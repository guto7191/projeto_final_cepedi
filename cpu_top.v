==> flow/design.v <==
module ALU(
	input [7:0] A,
	input [7:0] B,
	input [2:0] ALUOp,
	output reg [7:0] resultado,
	output zero,
	output eq
);
		always @(*) begin
			case(ALUOp)
				3'b000: resultado = A + B;
				3'b001: resultado = A - B;	
				3'b010: resultado = A & B; 
				3'b011: resultado = A | B;
				3'b100: resultado = A;
				default: resultado = 8'b0000_0000;
			endcase
		end
		assign zero = (resultado == 8'b0000_0000);
		assign eq = (A == B);
endmodule
module BancoRegistrador(
	input clk,
	input write,
	input reset,
	input	[1:0] reg_dest,  
	input [7:0] wrData,
	output [7:0] regA_out,
	output [7:0] regB_out
);
	reg [7:0] regA;
	reg [7:0] regB;
	assign regA_out = regA;
	assign regB_out = regB;
	always @(posedge clk) begin
		if(reset)begin
			regA <= 8'b0000_0000;
			regB <= 8'b0000_0000;
		end else begin
			if(write)begin
				case (reg_dest)
                2'b00: regA <= wrData;   
                2'b01: regB <= wrData;   
                default: ;  
            endcase
			end
		end
	end
endmodule 
module Controle(
	input [3:0] opcode,
	output reg [2:0] ALUOp,
	output reg LoadA,
	output reg LoadB,
	output reg MemRead,
	output reg MemWrite,
	output reg BranchZero,
	output reg BranchEQ,
	output reg UseImmediate
);
	always @(*)begin 
		 LoadA = 0;
		 LoadB = 0;
		 MemRead = 0;
		 MemWrite = 0;
		 BranchZero = 0;
		 BranchEQ   = 0;
		 UseImmediate = 0;
		 ALUOp = 3'b000;
		case(opcode)
			4'b0000: begin  
				ALUOp = 3'b000;
				LoadA = 1;
			end
			4'b0001: begin  
				ALUOp = 3'b001;
				LoadA = 1;
			end
			4'b0010: begin  
            MemRead = 1;
            LoadA = 1;
        end
		  4'b0011: begin  
            MemWrite = 1;
        end
		  4'b0100: begin  
				MemRead = 1;
				LoadB = 1;
		  end
		  4'b0101: begin  
			MemWrite = 1;
		  end
			4'b0110: begin  
            UseImmediate = 1;
            LoadA = 1;
            ALUOp = 3'b100; 
        end
		  4'b0111: begin  
            BranchZero = 1;
        end
		  4'b1000: begin  
            ALUOp = 3'b010;
				LoadA = 1;
        end
			4'b1001: begin  
            ALUOp = 3'b011;
            LoadA = 1;
        end
		  4'b1010: begin  
            BranchEQ = 1;
        end
		endcase	
	end 
endmodule 
module Mux2x1(
	input [7:0] in_0, 
	input [7:0] in_1,
	input sel,
	output reg [7:0] out
);
	always @(*) begin 
		out = (sel) ? in_1 : in_0;
	end
endmodule 
module ProgramCounter(
	input clk,
	input reset,
	input [7:0] data_in,
	output reg [7:0] data_out
);
	always @(posedge clk) begin
		if(reset) begin 
			data_out <= 8'b0000_0000;
		end else begin 
			data_out <= data_in;
		end
	end
endmodule 
module Ram ( 
	input clk,
	input reset,
	input MemWrite,
	input MemRead,
	input [7:0] Address,
	input [7:0] WriteData,
	output reg [7:0] MemData_out
);
	integer k;
	reg [7:0] memoria_dados[0:32];
	always @(posedge clk) begin
        if (reset) begin
            for (k = 0; k < 33; k = k + 1) begin
                memoria_dados[k] <= 8'b0000_0000;
            end
        end else begin
            if (MemWrite) begin
                memoria_dados[Address] <= WriteData;
            end
        end
    end
	 always @(*) begin
        if (MemRead) begin
            if (Address <= 8'd32)
                MemData_out = memoria_dados[Address];
            else
                MemData_out = 8'b0000_0000;
        end else begin
            MemData_out = 8'b0000_0000;
        end
    end
endmodule 
module Rom (
    input [7:0] ler_endereco,
    output reg [7:0] instrucao_out
);
reg [7:0] memoria [0:16];
initial begin
	 memoria[0]  = {4'b0110, 4'b0001};  
	  memoria[1]  = {4'b0011, 4'b0111};  
	  memoria[2]  = {4'b0100, 4'b0111};  
	  memoria[3]  = {4'b0110, 4'b1001};  
	  memoria[4]  = {4'b0001, 4'b0000};  
	  memoria[5]  = {4'b0011, 4'b0110};  
	  memoria[6]  = {4'b0000, 4'b0000};  
	  memoria[7]  = {4'b0011, 4'b0100};  
	  memoria[8]  = {4'b0101, 4'b0110};  
		memoria[9]  = {4'b0010, 4'b1000};  
	  memoria[10]  = {4'b0100, 4'b1000};  
		memoria[11]  = {4'b0111, 4'b1111};  
		memoria[12]  = {4'b0110, 4'b0001};  
		memoria[13] = {4'b1001, 4'b0000};  
		memoria[14] = {4'b1000, 4'b0000};  
		memoria[15] = {4'b1010, 4'b1100};  
end
always @(*) begin
    instrucao_out = memoria[ler_endereco];
end
endmodule
module SomadorPC(
	input [7:0] PC_endereco,
	output reg [7:0] next_endereco
);
	always @(*) begin
		next_endereco = PC_endereco + 8'b0000_0001;
	end
endmodule 
module cpu_top(
	input clk,
	input reset,
	output [7:0] debug_alu_result,
	output [7:0] debug_PC
);
	wire [7:0] PC_out;
	wire [7:0] PC_next;
	wire [7:0] PC_incremented;
	wire [7:0] instrucao;
	wire [7:0] immediate_ext;
	wire [3:0] opcode;
	wire [3:0] imediato;
	wire [2:0] ALUOp;
	wire LoadA, LoadB;
	wire MemRead, MemWrite;
	wire UseImmediate;
	wire BranchZero;
	wire BranchEQ;
	wire [7:0] regA;
	wire [7:0] regB;
	wire [7:0] alu_result;
	wire alu_zero;
	wire alu_eq;
	wire [7:0] ram_data_out;
	wire write_enable;
	wire [1:0] reg_dest;
	wire [7:0] write_reg_data;
	wire [7:0] ram_write_data;
	wire branch_taken;
	assign opcode = instrucao[7:4];
	assign imediato = instrucao[3:0];
	assign immediate_ext = {4'b0000, imediato};  
	assign debug_alu_result = alu_result;
	assign debug_PC = PC_out;
	Controle UC (
		.opcode(opcode),
		.ALUOp(ALUOp),
		.LoadA(LoadA),
		.LoadB(LoadB),
		.MemRead(MemRead),
		.MemWrite(MemWrite),
		.BranchZero(BranchZero),
		.BranchEQ(BranchEQ),
		.UseImmediate(UseImmediate)
	);
	Rom ROM (
		.ler_endereco(PC_out),
		.instrucao_out(instrucao)
	);	
	assign write_enable = LoadA | LoadB;
	assign reg_dest = (LoadA) ? 2'b00 :
                     (LoadB) ? 2'b01 : 2'b00;
	mux_write_reg_data mux_reg_data(
		.UseImmediate(UseImmediate),
		.immediate_ext(immediate_ext),
		.MemRead(MemRead),
		.ram_data_out(ram_data_out),
		.alu_result(alu_result),
		.write_reg_data(write_reg_data)
	);
	BancoRegistrador registradores (
		.clk(clk),
      .write(write_enable),
      .reset(reset),
      .reg_dest(reg_dest),	
      .wrData(write_reg_data),
      .regA_out(regA),
      .regB_out(regB)
	);
	ALU alu (
		.A(regA),
		.B(regB),
		.ALUOp(ALUOp),
		.resultado(alu_result),
		.zero(alu_zero),
		.eq(alu_eq)
	);
   assign ram_write_data = alu_result;
	Ram RAM (
        .clk(clk),
        .reset(reset),
        .MemWrite(MemWrite), 
        .MemRead(MemRead),
        .Address(immediate_ext),    
        .WriteData(ram_write_data),
        .MemData_out(ram_data_out)
    );
	 assign branch_taken =
        (BranchZero && alu_zero) ||
        (BranchEQ   && alu_eq);
    Mux2x1 mux_pc (
        .in_0(PC_incremented),
        .in_1(immediate_ext),
        .sel(branch_taken),
        .out(PC_next)
    );
    SomadorPC ADD_PC (
        .PC_endereco(PC_out),
        .next_endereco(PC_incremented)
    );
    ProgramCounter PC (
        .clk(clk),
        .reset(reset),
        .data_in(PC_next),
        .data_out(PC_out)
    );
endmodule 
module mux_write_reg_data (
    input UseImmediate,
    input [7:0] immediate_ext,
    input MemRead,
    input [7:0]ram_data_out,
    input [7:0] alu_result,
    output reg [7:0] write_reg_data
);
    always @(*) begin
        if(UseImmediate)begin 
            write_reg_data = immediate_ext;
        end else if(MemRead) begin
            write_reg_data = ram_data_out;
        end else 
            write_reg_data = alu_result;
    end
endmodule
== Tool chain data of cpu_top ==
What the tools print for cpu_top, step after step.
Line numbers count from 1 in the design file above.
Operators carry their Yosys type and port widths (W data, S select, Z words).
The mark n/a stands for no value.
Set-up
  top module: cpu_top
  clock input: clk
  standard-cell library: sky130hd
  corner: tt_025C_1v80

== After elaboration ==
Source: Yosys, flattened and elaborated, memories not mapped. Widths are those after wreduce. Registers that Yosys merges into a memory's read port (data or address) are not register bits. Print and check cells do not count. Equal cells are merged and count once.
Yosys's memory passes give these memory sizes; they may raise the number of words (mostly to a power of two), join words into wider ones and drop unused or constant bits.
Operators by class
  multipliers: 0
  div/mod/pow operators: 0
  muxes and demuxes: 14
  $add $sub $neg: 3
  reductions and logical operators: 9
  shifts and indexed selects: 0
  order comparisons: 1
  bitwise gates (word level): 3
  equality and inequality tests: 6
Operators by type and width (number)
  $pmux W8 S5: 1
  $mux W8: 5
  $mux W6: 2
  $add A8 B1 Y8 const B: 1
  $add A8 B8 Y8: 1
  $sub A8 B8 Y8: 1
  $eq A8 B8 Y1: 1
  $and A8 B8 Y8: 1
  $or A8 B8 Y8: 1
  $logic_not A8 Y1: 1
  $eq A3 B2 Y1 const B: 2
  $le A4 B6 Y1 const B: 1
  $mux W1: 5
  $reduce_and A2 Y1: 2
  $mux W4: 1
  $eq A3 B1 Y1 const B: 1
  $eq A3 B3 Y1 const B: 1
  $logic_not A3 Y1: 1
  $logic_and A1 B1 Y1: 2
  $logic_not A2 Y1: 1
  $reduce_or A2 Y1: 1
  $eq A1 B1 Y1 const B: 1
  $or A1 B1 Y1: 1
  $logic_or A1 B1 Y1: 1
Storage and ports
  memory bits (read-only): 296
  bits of input ports: 2
  output and inout port bits: 16
  latch bits: 0
  memories: 3
  register bits: 24
  bits in writable memories: 512
  elaborated cells: 43
Memory list
  RAM.memoria_dados: words 64, bits a word 8, RTL line 149  | reg [7:0] memoria_dados[0:32];
  (no name shown): words 16, bits a word 10, RTL line 70  | case(opcode)
  ROM.memoria: words 17, bits a word 8, RTL line 176  | reg [7:0] memoria [0:16];

== Longest topological paths ==
Depth = most cells in a row (Yosys ltp): at word level without a register or memory, in the mapped netlist without a sequential cell, where the memories' decode and read muxes count.
Depth
  depth after elaboration: 6
  ABC_AREA: 0
  mapped depth: 14
  mapped depth without buffers: 12

== After synthesis ==
The flow's flattened synthesis, as Yosys stat reports it; memories are mapped. The netlist is that of the ABC_AREA named above (0 if unset); the other value can give another one.
Synthesis totals
  flip-flops: 132
  sequential area: 3723.6 um2
  cell area after synthesis: 7524.7 um2
  buffer cells: 55
  mapped cells: 735
Cell types
  sky130_fd_sc_hd__edfxtp_1: number 108, total area 3243.11 um2
  sky130_fd_sc_hd__dfxtp_1: number 24, total area 480.461 um2
  sky130_fd_sc_hd__nor2_1: number 103, total area 386.621 um2
  sky130_fd_sc_hd__ha_1: number 30, total area 375.36 um2
  sky130_fd_sc_hd__nand2_1: number 52, total area 195.187 um2
  sky130_fd_sc_hd__a21oi_1: number 35, total area 175.168 um2
  sky130_fd_sc_hd__nor3_1: number 26, total area 130.125 um2
  sky130_fd_sc_hd__mux2_2: number 11, total area 123.869 um2
  sky130_fd_sc_hd__inv_1: number 32, total area 120.115 um2
  sky130_fd_sc_hd__nand3_1: number 22, total area 110.106 um2
  sky130_fd_sc_hd__clkbuf_1: number 29, total area 108.854 um2
  sky130_fd_sc_hd__o21ai_0: number 21, total area 105.101 um2
  sky130_fd_sc_hd__a211oi_1: number 11, total area 82.579 um2
  sky130_fd_sc_hd__buf_2: number 15, total area 75.072 um2
  sky130_fd_sc_hd__nand2b_1: number 12, total area 75.072 um2
  sky130_fd_sc_hd__mux2i_1: number 7, total area 70.067 um2
  sky130_fd_sc_hd__a31oi_1: number 11, total area 68.816 um2
  sky130_fd_sc_hd__o211ai_1: number 9, total area 67.565 um2
Not listed: further types 65, cells in them 177.
By module: a second synthesis without flattening, with its own total; a netlist apart from the flattened one above.
Second synthesis, totals
  cell total of the unflattened synthesis: 1821
  area total of the unflattened synthesis: 24882.6 um2
Each row is one instance without its submodules.
By module
  Ram: instances 1, cells 1479, area 22110.0 um2, sequential area 15374.7 um2
  ALU: instances 1, cells 153, area 1066.0 um2, sequential area 0.0 um2
  BancoRegistrador: instances 1, cells 64, area 684.4 um2, sequential area 320.3 um2
  Rom: instances 1, cells 39, area 267.8 um2, sequential area 0.0 um2
  ProgramCounter: instances 1, cells 16, area 210.2 um2, sequential area 160.2 um2
  mux_write_reg_data: instances 1, cells 26, area 172.7 um2, sequential area 0.0 um2
  Mux2x1: instances 1, cells 9, area 131.4 um2, sequential area 0.0 um2
  SomadorPC: instances 1, cells 16, area 116.4 um2, sequential area 0.0 um2
  Controle: instances 1, cells 15, area 98.8 um2, sequential area 0.0 um2
  cpu_top: instances 1, cells 4, area 25.0 um2, sequential area 0.0 um2

== Timing after synthesis ==
Path of least setup slack by OpenSTA after synthesis, without wires, with an ideal clock, recovery checks aside; 20% of the period is set as input and as output delay. Where synthesis merged equal registers, the netlist keeps one of their names.
Timing path post-synthesis
  kind: register -> output
  start: register PC.data_out[0]
  end: output debug_alu_result[1]
  time at the first pin: 0 ps
  arrival time: 2851 ps
  period: 7900 ps
  required time: 6320 ps
  setup slack: 3469 ps
  external output delay: 1580 ps
  buffers on the path: 3
  stages: 13
  path delay: 2851 ps
  synthesis period reached: 4431 ps
"path delay" = arrival - input delay + setup time.
At an output port there is no setup time.
"stages" counts driving pins, that of a launching flip-flop among them; a cell with two outputs on the path counts twice.
"synthesis period reached" is the clock period less the worst setup slack; recovery checks do not enter. This is arithmetic on one report: input and output delays are still those of the set period (20% each).
Between the ends stands the longest chain of elaborated cells between them, by number of cells; it is not shown to be the way that was timed. Of several equally long chains one is given.
A line is the first line of the expression or statement that the cell stems from. Yosys adds cells for indexed reads and writes and turns some case tables into memories.
A memory read counts as a cell of the chain, while the word-level depth stops at memories.
On the way, post-synthesis
  path through: sky130_fd_sc_hd__dfxtp_1 sky130_fd_sc_hd__inv_1 sky130_fd_sc_hd__ha_1 sky130_fd_sc_hd__buf_2 sky130_fd_sc_hd__nand2b_1 sky130_fd_sc_hd__o211a_1 sky130_fd_sc_hd__a211o_2 sky130_fd_sc_hd__nor2_2 sky130_fd_sc_hd__buf_6 sky130_fd_sc_hd__a222oi_1 sky130_fd_sc_hd__and2_1 sky130_fd_sc_hd__clkbuf_1 sky130_fd_sc_hd__inv_1
  cells in the longest elaborated chain: 4
  elaborated cells on any way between the ends: 8
  RTL lines with such cells: 3
  those cells by class: 4 x eq/ne; 1 x mux; 1 x reduce/logical; 2 x memory
RTL lines, path post-synthesis
  start: declaration: RTL line 129  | output reg [7:0] data_out
  start: assignment: RTL line 133  | data_out <= 8'b0000_0000;
  start: assignment: RTL line 135  | data_out <= data_in;
  $mem_v2 Z17 W8: RTL line 176  | reg [7:0] memoria [0:16];
  $mem_v2 Z16 W10: RTL line 70  | case(opcode)
  $eq A3 B3 Y1: RTL line 10  | case(ALUOp)
  $pmux W8 S5: RTL line 10
  end: declaration: RTL line 210  | output [7:0] debug_alu_result,

== Path in the finished layout ==
From the final timing report of run A: the path of least setup slack in the routed layout; clock arrival at registers is part of the times.
The report prints the path's times to 10 ps; the period is as set.
Timing path post-layout
  kind: register -> output
  start: register PC.data_out[0]
  end: output debug_alu_result[1]
  buffers on the path: 1
  required time: 5230 ps
  time at the first pin: 430 ps
  stages: 11
  external output delay: 1310 ps
  arrival time: 3670 ps
  setup slack: 1570 ps
  period: 6540 ps
Between the ends stands the longest chain of elaborated cells between them, by number of cells; it is not shown to be the way that was timed. Of several equally long chains one is given.
A memory read counts as a cell of the chain, while the word-level depth stops at memories.
On the way, post-layout
  path through: sky130_fd_sc_hd__dfxtp_4 sky130_fd_sc_hd__inv_1 sky130_fd_sc_hd__ha_2 sky130_fd_sc_hd__nand2b_1 sky130_fd_sc_hd__o211a_1 sky130_fd_sc_hd__or2_1 sky130_fd_sc_hd__a21oi_1 sky130_fd_sc_hd__a222oi_1 sky130_fd_sc_hd__and2_4 sky130_fd_sc_hd__inv_1 sky130_fd_sc_hd__clkdlybuf4s50_1
  cells in the longest elaborated chain: 4
  elaborated cells on any way between the ends: 8
  RTL lines with such cells: 3
  those cells by class: 4 x eq/ne; 1 x mux; 1 x reduce/logical; 2 x memory
RTL lines, path post-layout
  start: declaration: RTL line 129  | output reg [7:0] data_out
  start: assignment: RTL line 133  | data_out <= 8'b0000_0000;
  start: assignment: RTL line 135  | data_out <= data_in;
  $mem_v2 Z17 W8: RTL line 176  | reg [7:0] memoria [0:16];
  $mem_v2 Z16 W10: RTL line 70  | case(opcode)
  $eq A3 B3 Y1: RTL line 10  | case(ALUOp)
  $pmux W8 S5: RTL line 10
  end: declaration: RTL line 210  | output [7:0] debug_alu_result,

## Implementation results

2 stored runs of cpu_top in the flow (synthesis by Yosys, layout by OpenROAD, sky130hd cells), in arbitrary order. Constraints: input delay and output delay 20% of the set period each, output load 0.01 pF.
"time of the worst setup path" means the part of the period allowed to the worst setup path (the constraints hold back 20% at inputs and 20% at outputs) less its slack; where the path has registers, the arrival times of their clocks count too.
"total power after layout" is the tool's figure for a default switching activity; nothing was simulated.
"time of the worst setup path" is known to 10 ps.

==> run A: settings <==
{ "period_ns": 6.54, "CORE_UTILIZATION": 53, "SETUP_SLACK_MARGIN": 1.4, "PLACE_DENSITY_LB_ADDON": 0.23, "CORE_ASPECT_RATIO": 1.74, "CORE_MARGIN": 10, "GPL_ROUTABILITY_DRIVEN": 0, "SLEW_MARGIN": 25, "MIN_ROUTING_LAYER": "met1", "MAX_ROUTING_LAYER": "met4", "CAP_MARGIN": 20 }
==> run A: results <==
worst hold slack after layout: 474 ps
Yosys chip area after synthesis: 7524.7 um2
time of the worst setup path: 3670 ps
worst setup path kind: register -> output
area of the die: 19547.7 um2
total power after layout: 4.846 mW
final utilization: 61.3 %
setup slack of the critical path: 1566 ps

==> run B: settings <==
{ "period_ns": 3.42, "CORE_UTILIZATION": 63, "SETUP_SLACK_MARGIN": 0.74, "PLACE_DENSITY_LB_ADDON": 0.22, "CELL_PAD_IN_SITES_GLOBAL_PLACEMENT": 2, "ABC_AREA": 0, "GPL_ROUTABILITY_DRIVEN": 1, "MIN_ROUTING_LAYER": "met2", "MAX_ROUTING_LAYER": "met4", "CAP_MARGIN": 20, "CORE_MARGIN": 2, "SLEW_MARGIN": 20 }
==> run B: results <==
stopped before the end: placement reported FLW-0024
